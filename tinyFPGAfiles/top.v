==> flow/design.v <==
module top(CLK,PIN_13,PIN_12,PIN_11,PIN_10,PIN_22);
input CLK;
input PIN_13,PIN_12,PIN_11,PIN_10;  
output PIN_22;  
reg [15:0] counterC;
always @(posedge CLK) if(counterC==61157) counterC <= 0; else counterC <= counterC+1;  
reg [15:0] counterD;
always @(posedge CLK) if(counterD==54484) counterD <= 0; else counterD <= counterD+1;  
reg [15:0] counterE;
always @(posedge CLK) if(counterE==48540) counterE <= 0; else counterE <= counterE+1;  
reg [15:0] counterG;
always @(posedge CLK) if(counterG==91632) counterG <= 0; else counterG <= counterG+1;   
assign PIN_22 = (PIN_13 && counterC[15]) || (PIN_12 && counterD[15]) || (PIN_11 && counterE[15]) || (PIN_10 && counterG[15]);
endmodule
# From RTL to reports: top
# What the tools print for top, step after step.
# Lines are those of the file above, counted from 1.
# Operators: Yosys type, input widths -> output width; for muxes data width and select width s.
# Library cell names are shortened.
# A cell with -- has no value.
[setup] design="top" clock_port="CLK" cell_library="sky130hd" corner="tt_025C_1v80"

# Word level
# Yosys after proc, flatten, opt, wreduce and memory -nomap, before mapping. Enables and synchronous resets that opt folds into registers are not counted as muxes. Memory bits, and registers merged into a memory's read port (data or address), are not among the register bits. Print and check cells are not counted. Equal cells are merged and count once.
[bits] register_bits=64 elab_cells=18
[op_classes] n_addsub=4 equal=3 n_reduce_logical=7
[ops] cell="$add 16x1->16 const B" n=4
[ops] cell="$eq 16x16->1 const B" n=3
[ops] cell="$logic_and 1x1->1" n=4
[ops] cell="$logic_or 1x1->1" n=3

# Depth
# Yosys ltp: most cells in a row. Word level: on the elaborated netlist, between registers, memories and ports. Mapped: between sequential cells and ports; inverters and the memories' decode and read muxes count.
[logic_depth] depth_word=4 abc_area=0 mapped_depth=7 ltp_nobuf=6

# Netlist
# Yosys stat after the flow's synthesis: flattened, memories mapped to cells. It holds for the ABC_AREA given above (unset counts as 0); a run with the other value may have another netlist.
# Totals and module areas in this step are rounded.
[mapped] cell_count=291 synth_area_um2=2740 seqArea_um2=1280 ffs=64 buffers=6
[by_type] cell="dfxtp_1" n=64
[by_type] cell="xnor2_1" n=25
[by_type] cell="xor2_1" n=25
[by_type] cell="nor2_1" n=38
[by_type] cell="nand3_1" n=27
[by_type] cell="nand4_1" n=19
[by_type] cell="ha_1" n=7
[by_type] cell="and4_1" n=8
[by_type] cell="nand2_1" n=16
[by_type] cell="nor4_1" n=8
[by_type] cell="inv_1" n=11
[by_type] cell="nor3_1" n=8
[by_type] cell="nor4_4" n=1
[by_type] cell="and2_1" n=3
[by_type] cell="or3_1" n=3
[by_type] cell="nand4b_1" n=2
[by_type] cell="nor3_4" n=1
[by_type] cell="a22oi_1" n=2
# Other cell types: 18; their cells: 23.

# Timing after synthesis
# Path of least setup slack by OpenSTA after synthesis, without wires, with an ideal clock, recovery checks aside; 20% of the period is set as input and as output delay. Where synthesis merged equal registers, the netlist keeps one of their names.
[synth_path] kind="register to register" startpoint="reg counterD[0]" endpoint="reg counterD[12]" clock_period_ns=1.67 launch_ns=0.000 arrival_time_ns=1.565 required_time_ns=1.550 path_slack_ns=-0.015 path_delay_ns=1.685 path_stages=8 period_less_setup_slack_ns=1.685
# "path_delay_ns" is the arrival time less input delay plus setup time.
# "path_stages" counts driving pins, that of a launching flip-flop among them; a cell with two outputs on the path counts twice.
# "period_less_setup_slack_ns" is the clock period less the worst setup slack; recovery checks do not enter. This is arithmetic on one report: input and output delays are still those of the set period (20% each).
# The rows between start and end are the longest chain of elaborated cells between them; the timing report does not say that the signal goes this way. Where chains are equally long, one stands for them.
# A line is the first line of the expression or statement that the cell stems from. Yosys adds cells for indexed reads and writes and turns some case tables into memories.
[synth_via] cell_sequence="dfxtp_1 inv_1 ha_1 or4b_4 nor4_4 buf_6 nand3b_1 o21ai_1" elab_chain_len=1
[synth_lines] item="from (decl)" line_no=7 rtl="reg [15:0] counterD;"
[synth_lines] item="from (assign)" line_no=8 rtl="always @(posedge CLK) if(counterD==54484) counterD <= 0; else counterD <= counterD+1;"
[synth_lines] item="$add 16x1->16" line_no=8
[synth_lines] item="to (assign)" line_no=8
[synth_lines] item="to (decl)" line_no=7

# Path in the finished layout
# Path of least setup slack in the final report of entry A (OpenROAD, finished layout, wires in). Where an end is a register, its clock arrival counts in the times.
[layout_path] kind="input to output" startpoint="in PIN_13" endpoint="out PIN_22" clock_period_ns=1.72 input_delay_ns=0.34 output_delay_ns=0.34 launch_ns=0.34 arrival_time_ns=1.31 required_time_ns=1.38 path_slack_ns=0.07 path_stages=4
# The rows between start and end are the longest chain of elaborated cells between them; the timing report does not say that the signal goes this way. Where chains are equally long, one stands for them.
[layout_via] cell_sequence="clkdlybuf4s50_1 a22oi_2 nand2_1 dlygate4sd2_1" elab_chain_len=4
[layout_lines] item="from (decl)" line_no=3 rtl="input PIN_13,PIN_12,PIN_11,PIN_10;"
[layout_lines] item="$logic_and 1x1->1" line_no=13 rtl="assign PIN_22 = (PIN_13 && counterC[15]) || (PIN_12 && counterD[15]) || (PIN_11 && counterE[15]) || (PIN_10 && ..."
[layout_lines] item="$logic_or 1x1->1 (3 in a row)" line_no=13
[layout_lines] item="to (decl)" line_no=4 rtl="output PIN_22;"

Data sheet: physical implementation of top

Module top, platform sky130hd: 2 stored runs of the flow (Yosys, OpenROAD) with differing settings, in no particular order. Input and output delays are each 20% of the period that was set; the output load is 0.01 pF.
"achieved clock period": clock period set for the run, less the worst setup slack. It is reckoned from that one timing run; input and output delays stay at 20% of the period that was set.
"power" rests on the timing tool's default activity at the inputs, not on a simulated workload.
The measured numbers are rounded.
[entry A] settings: period_ns=1.72, CAP_MARGIN=20, CORE_MARGIN=2, CORE_UTILIZATION=40, SLEW_MARGIN=20
[entry A] result: chip area after synthesis (Yosys) 2740 um^2, die area 7520 um^2, standard-cell area of the final layout 3230 um^2, worst setup slack after layout 0.068 ns, total negative slack 0.000 ns, worst hold slack 0.405 ns, power 2890 µW, achieved clock period 1.652 ns
[entry B] settings: period_ns=2.38, CORE_UTILIZATION=59, SETUP_SLACK_MARGIN=0.22, HOLD_SLACK_MARGIN=0.07, CORE_ASPECT_RATIO=1.74, CELL_PAD_IN_SITES_DETAIL_PLACEMENT=0, TNS_END_PERCENT=80, ABC_AREA=1, GPL_ROUTABILITY_DRIVEN=0, CAP_MARGIN=35, SLEW_MARGIN=5, MAX_ROUTING_LAYER=met4, CORE_MARGIN=2
[entry B] result: chip area after synthesis (Yosys) 3180 um^2, die area 6020 um^2, standard-cell area of the final layout 3480 um^2, worst setup slack after layout 0.618 ns, total negative slack 0.000 ns, worst hold slack 0.414 ns, power 1930 µW, achieved clock period 1.762 ns
